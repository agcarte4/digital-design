==> flow/design.v <==
module sipo(
    input rst, clk,
    input in,
    output [15:0] bcd_A,
    output [15:0] bcd_B,
    output ctrl
);
    wire [3:0] Adigit [3:0];
    wire [3:0] Bdigit [3:0];
    wire w0;
    dff U0 (rst, clk, in, w0);
    sipo_str B3 (rst, clk, w0, Bdigit[3]);
    sipo_str B2 (rst, clk, Bdigit[3][0], Bdigit[2]);
    sipo_str B1 (rst, clk, Bdigit[2][0], Bdigit[1]);
    sipo_str B0 (rst, clk, Bdigit[1][0], Bdigit[0]);
    sipo_str A3 (rst, clk, Bdigit[0][0], Adigit[3]);
    sipo_str A2 (rst, clk, Adigit[3][0], Adigit[2]);
    sipo_str A1 (rst, clk, Adigit[2][0], Adigit[1]);
    sipo_str A0 (rst, clk, Adigit[1][0], Adigit[0]);
    assign ctrl = w0;
    assign bcd_A[3:0] = Adigit[0];
    assign bcd_A[7:4] = Adigit[1];
    assign bcd_A[11:8] = Adigit[2];
    assign bcd_A[15:12] = Adigit[3];
    assign bcd_B[3:0] = Bdigit[0];
    assign bcd_B[7:4] = Bdigit[1];
    assign bcd_B[11:8] = Bdigit[2];
    assign bcd_B[15:12] = Bdigit[3];
endmodule
module sipo_str (
  input rst, clk,
  input in,
  output [3:0] f
);
  dff msb ( rst, clk, in, f[3] );
  dff u2  ( rst, clk, f[3], f[2] );
  dff u1  ( rst, clk, f[2], f[1] );
  dff lsb ( rst, clk, f[1], f[0] );
endmodule
module dff (
  input rst, clk,
  input d,
  output reg q
);
  always @( posedge clk )
    if( rst )
      q <= 0;
    else
      q <= d;
endmodule
# Tool chain data of sipo
# The steps from the RTL of sipo to its reports follow in flow order.
# Lines are those of the file above, counted from 1.
# Cell names lack the library's common part.
# The mark n/a stands for no value.
dict set report setup {
  design {sipo}
  clock {clk}
  lib {sky130hd}
  lib_corner {tt_025C_1v80}
}

# After elaboration
# Yosys after proc, flatten, opt, wreduce and memory -nomap, before mapping. Enables and synchronous resets that opt folds into registers are not counted as muxes. Print and check cells are not counted. Equal cells are merged and count once.
dict set report word_totals {
  reg_bits 33
  latch_bits 0
  ramBits 0
  rom_bits 0
  clocked_rd_ports_x_width 0
  mem_count 0
  input_bits 3
}
dict set report op_classes {
  addsub 0
  multipliers 0
  div_mod_pow 0
  compare 0
  equal 0
  n_shift 0
  muxes 0
  bitwise 0
  reduce_logical 0
}

# Logic depth
# Yosys ltp: most cells in a row. Word level: on the elaborated netlist, between registers, memories and ports. Mapped: between sequential cells and ports; inverters and the memories' decode and read muxes count.
dict set report logic_depth {
  ltp_word 0
  ABC_AREA 0
  depth_mapped 2
  ltp_nobuf 1
}

# After synthesis
# Source: synth_stat.txt of the flow (Yosys; design flattened, memories mapped). It holds for the ABC_AREA given above (unset counts as 0); a run with the other value may have another netlist.
dict set report synth_totals {
  mapped_cells 101
  mapped_area_um2 1129.8
  seq_area_um2 660.6
  ff_cells 33
  buf_cells 35
}
# cell count area_total_um2
set by_type {}
lappend by_type {dfxtp_1 33 660.634}
lappend by_type {buf_4 35 262.752}
lappend by_type {nor2b_1 33 206.448}
# The figures by module come from a second, unflattened synthesis with its own total; it is not the netlist above.
dict set report hier_totals {
  cells_unflattened 66
  hier_area_um2 1114.8
}
# Each row is one instance without its submodules.
# mod n_inst cells area_um2
set by_module {}
lappend by_module {dff 33 2 33.8}
lappend by_module {sipo 1 0 0.0}
lappend by_module {sipo_str 8 0 0.0}

# Path before layout
# OpenSTA on the mapped netlist: ideal clock, no wires. The path of least setup slack (recovery checks aside). Input and output delay are each 20% of the period. Register names are those of the netlist, which keeps one name where synthesis merged equal registers.
dict set report synth_path {
  path_type {register to register}
  from {register U0.q}
  to {register B3.msb.q}
  tclk_ns 0.659
  launch_ns 0.000
  arrival_ns 0.436
  setup_slack_ns 0.110
  path_delay_ns 0.550
  driving_pins 2
  path_buffers 0
  synth_period_reached_ns 0.549
}
# "path_delay_ns" = arrival - input delay + setup time.
# "driving_pins": output pins that drive a net of the path, with the launching flip-flop's if there is one; two outputs of one cell count as two.
# "synth_period_reached_ns" = period - worst setup slack (recovery checks aside). The figure is calculated, with input and output delays left at 20% of the set period.
dict set report synth_via {
  path_cell_list {dfxtp_1 -> nor2b_1}
  elab_chain_cells 0
}
# element line
set synth_lines {}
lappend synth_lines {{start: declaration} 43} ;# output reg q
lappend synth_lines {{start: assignment} 47} ;# q <= 0;
lappend synth_lines {{start: assignment} 49} ;# q <= d;
lappend synth_lines {{end: assignment} 47}
lappend synth_lines {{end: assignment} 49}
lappend synth_lines {{end: declaration} 43}

# Path in the finished layout
# Path of least setup slack in the final report of run A (OpenROAD, finished layout, wires in). Where an end is a register, its clock arrival counts in the times.
dict set report layout_path {
  path_type {register to output}
  from {register B3.lsb.q}
  to {output port bcd_B[12]}
  tclk_ns 0.964
  output_delay_ns 0.19
  launch_ns 0.31
  arrival_ns 0.76
  setup_slack_ns 0.01
  driving_pins 2
  path_buffers 1
}
dict set report layout_via {
  path_cell_list {dfxtp_2 -> buf_6}
  elab_chain_cells 0
}
# element line
set layout_lines {}
lappend layout_lines {{start: declaration} 43} ;# output reg q
lappend layout_lines {{start: assignment} 47} ;# q <= 0;
lappend layout_lines {{start: assignment} 49} ;# q <= d;
lappend layout_lines {{end: declaration} 5} ;# output [15:0] bcd_B,

# Record of 2 stored runs of the RTL-to-layout flow on sipo, platform sky130hd. The runs are unordered. Constraints: input delay and output delay 20% of the set period each, output load 0.01 pF.
# "achievedPeriod_ns" means the clock period less the worst setup slack. The figure is calculated, with input and output delays left at 20% of the set period.
# "critical_path_time_ns" = time allowed to the worst setup path (clock period - input delay - output delay, where it has them) - its slack; a late launch clock adds to it, a late capture clock takes from it.
# By "power.total_uw" is meant OpenSTA's value without simulated activity: inputs other than the clock are taken to toggle once in ten clock periods, and the tool carries that through the logic.
run="run A" settings period_ns=0.964 CAP_MARGIN=20 CORE_MARGIN=2 CORE_UTILIZATION=40 SLEW_MARGIN=20
run="run A" results yosys_chip_area_um2=1129.8 die_footprint_um2=3265.6 finalCellArea_um2=1437.6 final_util_pct=53.0 worst_setup_slack_ns=0.006 setup_tns_ns=0.000 hold_worst_slack_ns=0.450 power.total_uw=2127 achievedPeriod_ns=0.958 critical_path_time_ns=0.76 timing.worst_path_kind="register to output"
run="run B" settings period_ns=0.425 CORE_UTILIZATION=47 SETUP_SLACK_MARGIN=-0.02 PLACE_DENSITY=0.46 CORE_ASPECT_RATIO=1.56 TNS_END_PERCENT=100 ABC_AREA=0 CAP_MARGIN=20 CORE_MARGIN=2 SLEW_MARGIN=20
run="run B" results yosys_chip_area_um2=1129.8 die_footprint_um2=2822.0 finalCellArea_um2=1514.0 final_util_pct=65.5 worst_setup_slack_ns=-0.434 setup_tns_ns=-18.131 hold_worst_slack_ns=0.306 power.total_uw=5049 achievedPeriod_ns=0.859 critical_path_time_ns=0.77 timing.worst_path_kind="register to output"
